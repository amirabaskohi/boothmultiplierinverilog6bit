==> flow/design.v <==
module arithmaticSHRReg(input ldQ,ldA,ldq0,shr,clk,inz,input [5:0]inQ,inA,output [5:0]outQ,outA,output outq0);
  reg [12:0]fullReg;
  always@(posedge clk)begin
    if(ldQ) fullReg[6:1] <= inQ;
    if(ldA) fullReg[12:7] <= inA; 
    if(inz) fullReg[12:7] <= 6'b000000;
    if(ldq0) fullReg[0] <= 1'b0;
    if(shr) fullReg <= {fullReg[12],fullReg[12:1]};
  end
  assign outA = fullReg[12:7];
  assign outQ = fullReg[6:1];
  assign outq0 = fullReg[0];
endmodule
module ALU(input q1,q0,input [5:0]A,M,output [5:0] out);
  assign out = ({q1,q0} == 2'b00 | {q1,q0} == 2'b11)?A : ({q1,q0} == 2'b01 ? A + M : A + ((M^6'b111111)+6'b000001));
endmodule 
module register(input clk,ldM,input [5:0]inM,output reg[5:0]outM);
  always@(posedge clk)begin
    if(ldM)outM <= inM;
  end
endmodule
module counter6(input ldc,dc,clk,output reg[3:0] counterNum);
  always@(posedge clk)begin
    if(ldc) counterNum <= 4'b0110;
    if(dc)  counterNum <= counterNum + 4'b1111;
  end
endmodule
module boothMult6DataPath(input clk,ldA,ldQ,sh,inz,ldq0,ldM,ldc,dc,input [5:0]inQ,inM,output [11:0]out,output [3:0]counterNum);
  wire [5:0] outM,outQ,outA,inA;
  wire outq0;
  register mreg(clk,ldM,inM,outM);
  arithmaticSHRReg shr(ldQ,ldA,ldq0,sh,clk,inz,inQ,inA,outQ,outA,outq0);
  ALU alu(outQ[0],outq0,outA,outM,inA);
  counter6 cnt(ldc,dc,clk,counterNum);
  assign out = {outA,outQ};
endmodule
From RTL to reports: boothMult6DataPath
Tool output for the design above, in the order of the flow.
Line numbers count from 1 in the design file above.
Operators: Yosys type, input widths -> output width; for muxes data width and select width s.
Library cell names are shortened.
{ "setup": {"top": "boothMult6DataPath", "clock_port": "clk", "library": "sky130hd", "corner": "tt_025C_1v80"} }

Elaborated design
Counts by Yosys on the flattened word-level netlist (proc, flatten, opt, wreduce; memories kept). Register bits leave out memories and registers merged into their read ports (data or address). Print and check cells are left out. Cells with the same type and inputs are merged into one.
{ "bits": {"in_bits": 21, "register_bits": 23, "out_inout_bits": 16, "word_cells": 36} }
{ "op_classes": {"eq_ne": 4, "addsub": 4, "n_mux": 11, "reduce_and_logical": 8, "n_logic": 3} }
{ "op_table": {"columns": ["cell", "count"], "rows": [
  ["$mux 6", 5],
  ["$add 6x6->6", 2],
  ["$mux 5", 2],
  ["$reduce_bool 2->1", 4],
  ["$mux 4", 2],
  ["$add 6x1->6 const B", 1],
  ["$not 6->6", 1],
  ["$add 4x4->4 const B", 1],
  ["$ne 3x3->1 const B", 1],
  ["$reduce_and 3->1", 1],
  ["$reduce_bool 3->1", 1],
  ["$eq 2x1->1 const B", 1],
  ["$eq 2x2->1 const B", 1],
  ["$ne 2x2->1 const B", 1],
  ["$logic_not 2->1", 1],
  ["$reduce_and 2->1", 1],
  ["$mux 1", 2],
  ["$or 1x1->1", 1],
  ["$not 1->1", 1]
]} }

Logic depth
Longest topological path by Yosys (ltp), each cell counted once; first at word level (registers and memories cut), then after technology mapping (sequential cells cut; the memories' decode and read muxes count).
{ "depth": {"depth_word": 8, "ABC_AREA": 0, "mapped_depth": 8, "depth_no_buf": 8} }

Mapped cells and area
The flow's flattened synthesis, as Yosys stat reports it; memories are mapped. The netlist is that of the ABC_AREA named above (0 if unset); the other value can give another one.
{ "types": {"columns": ["type", "count", "type_area_um2"], "rows": [
  ["edfxtp_1", 23, 690.662],
  ["ha_1", 12, 150.144],
  ["mux2_2", 6, 67.565],
  ["inv_1", 14, 52.55],
  ["fa_1", 2, 40.038],
  ["buf_6", 3, 33.782],
  ["a21oi_1", 6, 30.029],
  ["a22o_1", 3, 26.275],
  ["xnor2_1", 3, 26.275],
  ["nor2b_1", 4, 25.024],
  ["nor2_1", 5, 18.768],
  ["or2_2", 3, 18.768],
  ["xor2_1", 2, 17.517],
  ["and2_1", 2, 12.512],
  ["nand2b_1", 2, 12.512],
  ["nand2_1", 3, 11.261],
  ["a222oi_1", 1, 10.01],
  ["a32o_1", 1, 10.01]
]} }
Other cell types: 15; their cells: 17.
{ "synth_totals": {"area_um2": 1370.1, "cell_count": 112, "ffs": 23, "buffers": 4, "sequential_area_um2": 690.7} }
By module: a second synthesis without flattening, with its own total; a netlist apart from the flattened one above.
{ "unflattened": {"cells_unflattened": 136, "area_unflattened_um2": 1542.7} }
Each row is one instance without its submodules.
{ "by_module": {"columns": ["mod", "area_um2", "n_cells", "n_inst", "mod_seq_area_um2"], "rows": [
  ["ALU", 594.3, 79, 1, 0.0],
  ["arithmaticSHRReg", 576.8, 36, 1, 390.4],
  ["counter6", 191.4, 15, 1, 120.1],
  ["register", 180.2, 6, 1, 180.2],
  ["boothMult6DataPath", 0.0, 0, 1, 0.0]
]} }

Timing after synthesis
OpenSTA on the mapped netlist: ideal clock, no wires. The path of least setup slack (recovery checks aside). Input and output delay are each 20% of the period. Register names are those of the netlist, which keeps one name where synthesis merged equal registers.
{ "synth_timing": {"path_type": "register to register", "startpoint": "register shr.fullReg[7]", "endpoint": "register shr.fullReg[11]", "setup_slack_ns": -0.135, "required_time_ns": 1.654, "n_path_buf": 0, "setup_time_ns": 0.256, "t_first_pin_ns": 0.000, "stages": 9, "t_arrival_ns": 1.789, "clock_period_ns": 1.91, "path_delay_ns": 2.045, "period_less_setup_slack_ns": 2.045} }
"path_delay_ns" = arrival - input delay + setup time.
"stages" counts driving pins, that of a launching flip-flop among them; a cell with two outputs on the path counts twice.
"period_less_setup_slack_ns" is the clock period less the worst setup slack; recovery checks do not enter. This is arithmetic on one report: input and output delays are still those of the set period (20% each).
Between the ends stands the longest chain of elaborated cells between them, by number of cells; it is not shown to be the way that was timed. Of several equally long chains one is given.
Each line given opens the expression or statement behind the cell; cells for indexed reads and writes are added by Yosys, which also makes memories of some case tables.
A register here has more assigning lines than the two given.
{ "synth_via": {"path_cell_list": "edfxtp_1 -> inv_1 -> ha_1 -> fa_1 -> nor2b_1 -> o21ai_1 -> a222oi_1 -> xor2_1 -> a22o_1", "elab_chain_cells": 6, "cone_cells": 7, "cone_lines": 4, "cone_classes": "add/sub: 2; mux: 5"} }
{ "synth_lines": {"columns": ["element", "line", "rtl"], "rows": [
  ["start: declaration", 2, "reg [12:0]fullReg;"],
  ["start: assignment", 5, "if(ldA) fullReg[12:7] <= inA;"],
  ["start: assignment", 8, "if(shr) fullReg <= {fullReg[12],fullReg[12:1]};"],
  ["$add 6x6->6", 15, "assign out = ({q1,q0} == 2'b00 | {q1,q0} == 2'b11)?A : ({q1,q0} == 2'b01 ? A + M : A + ((M^6'b111111)+6'b00000 ..."],
  ["$mux 6 x2", 15, null],
  ["$mux 6", 5, null],
  ["$mux 5", 6, "if(inz) fullReg[12:7] <= 6'b000000;"],
  ["$mux 5", 8, null],
  ["end: assignment", 5, null],
  ["end: assignment", 8, null],
  ["end: declaration", 2, null]
]} }

Timing after layout
Path of least setup slack in the final report of run A (OpenROAD, finished layout, wires in). Where an end is a register, its clock arrival counts in the times.
{ "layout_timing": {"path_type": "register to register", "startpoint": "register shr.fullReg[7]", "endpoint": "register shr.fullReg[11]", "clock_period_ns": 3.57, "setup_slack_ns": 1.16, "t_arrival_ns": 2.51, "stages": 9, "required_time_ns": 3.68, "setup_time_ns": 0.23, "t_first_pin_ns": 0.34, "n_path_buf": 0} }
Between the ends stands the longest chain of elaborated cells between them, by number of cells; it is not shown to be the way that was timed. Of several equally long chains one is given.
A register here has more assigning lines than the two given.
{ "layout_via": {"path_cell_list": "edfxtp_1 -> inv_1 -> ha_1 -> fa_1 -> nor2b_1 -> o21ai_1 -> a222oi_1 -> xor2_1 -> a22o_1", "elab_chain_cells": 6, "cone_cells": 7, "cone_lines": 4, "cone_classes": "add/sub: 2; mux: 5"} }
{ "layout_lines": {"columns": ["element", "line", "rtl"], "rows": [
  ["start: declaration", 2, "reg [12:0]fullReg;"],
  ["start: assignment", 5, "if(ldA) fullReg[12:7] <= inA;"],
  ["start: assignment", 8, "if(shr) fullReg <= {fullReg[12],fullReg[12:1]};"],
  ["$add 6x6->6", 15, "assign out = ({q1,q0} == 2'b00 | {q1,q0} == 2'b11)?A : ({q1,q0} == 2'b01 ? A + M : A + ((M^6'b111111)+6'b00000 ..."],
  ["$mux 6 x2", 15, null],
  ["$mux 6", 5, null],
  ["$mux 5", 6, "if(inz) fullReg[12:7] <= 6'b000000;"],
  ["$mux 5", 8, null],
  ["end: assignment", 5, null],
  ["end: assignment", 8, null],
  ["end: declaration", 2, null]
]} }

Ticket comment

Measured results for boothMult6DataPath: 2 stored runs of the Yosys and OpenROAD flow on sky130hd. The settings differ; the order carries no meaning. The constraints put input and output delay at 20% of the set period each and load the outputs with 0.01 pF.
By "achieved clock period" is meant the clock period of the run minus its worst setup slack. This is arithmetic on one report: input and output delays are still those of the set period (20% each).
By "time of the worst setup path" is meant the share of the clock period that the worst setup path is allowed (20% is reserved at inputs, 20% at outputs), minus its slack. Clock arrival times at its registers enter into it.
"total power after layout" is the tool's figure for a default switching activity; nothing was simulated.

==> run A: settings <==
{ "period_ns": 3.57, "CORE_UTILIZATION": 44, "PLACE_DENSITY_LB_ADDON": 0.16, "CELL_PAD_IN_SITES_GLOBAL_PLACEMENT": 1, "CELL_PAD_IN_SITES_DETAIL_PLACEMENT": 2, "TNS_END_PERCENT": 85, "CTS_CLUSTER_SIZE": 47, "MAX_ROUTING_LAYER": "met5", "CAP_MARGIN": 20, "CORE_MARGIN": 2, "SLEW_MARGIN": 20 }
==> run A: results <==
time of the worst setup path: 2.41 ns
class of the worst setup path: register to register
utilization: 58.5%
post-synthesis cell area: 1370.1 um^2
standard-cell area of the final layout: 1757.9 um^2
achieved clock period: 2.407 ns
final setup TNS: 0.000 ns
total power after layout: 0.8436 mW
setup slack of the worst path: 1.163 ns
final worst hold slack: 0.617 ns
total die area: 3576.0 um^2

==> run B: settings <==
{ "period_ns": 1.66, "CORE_UTILIZATION": 26, "SETUP_SLACK_MARGIN": 0.2, "PLACE_DENSITY_LB_ADDON": 0.26, "HOLD_SLACK_MARGIN": 0.28, "CORE_MARGIN": 2, "GPL_TIMING_DRIVEN": 1, "CTS_CLUSTER_SIZE": 83, "MIN_ROUTING_LAYER": "met1", "CAP_MARGIN": 20, "SLEW_MARGIN": 20 }
==> run B: results <==
time of the worst setup path: 2.00 ns
class of the worst setup path: register to register
utilization: 40.9%
post-synthesis cell area: 1370.1 um^2
standard-cell area of the final layout: 2088.2 um^2
achieved clock period: 2.001 ns
final setup TNS: -0.996 ns
total power after layout: 1.978 mW
setup slack of the worst path: -0.341 ns
final worst hold slack: 0.582 ns
total die area: 5866.0 um^2
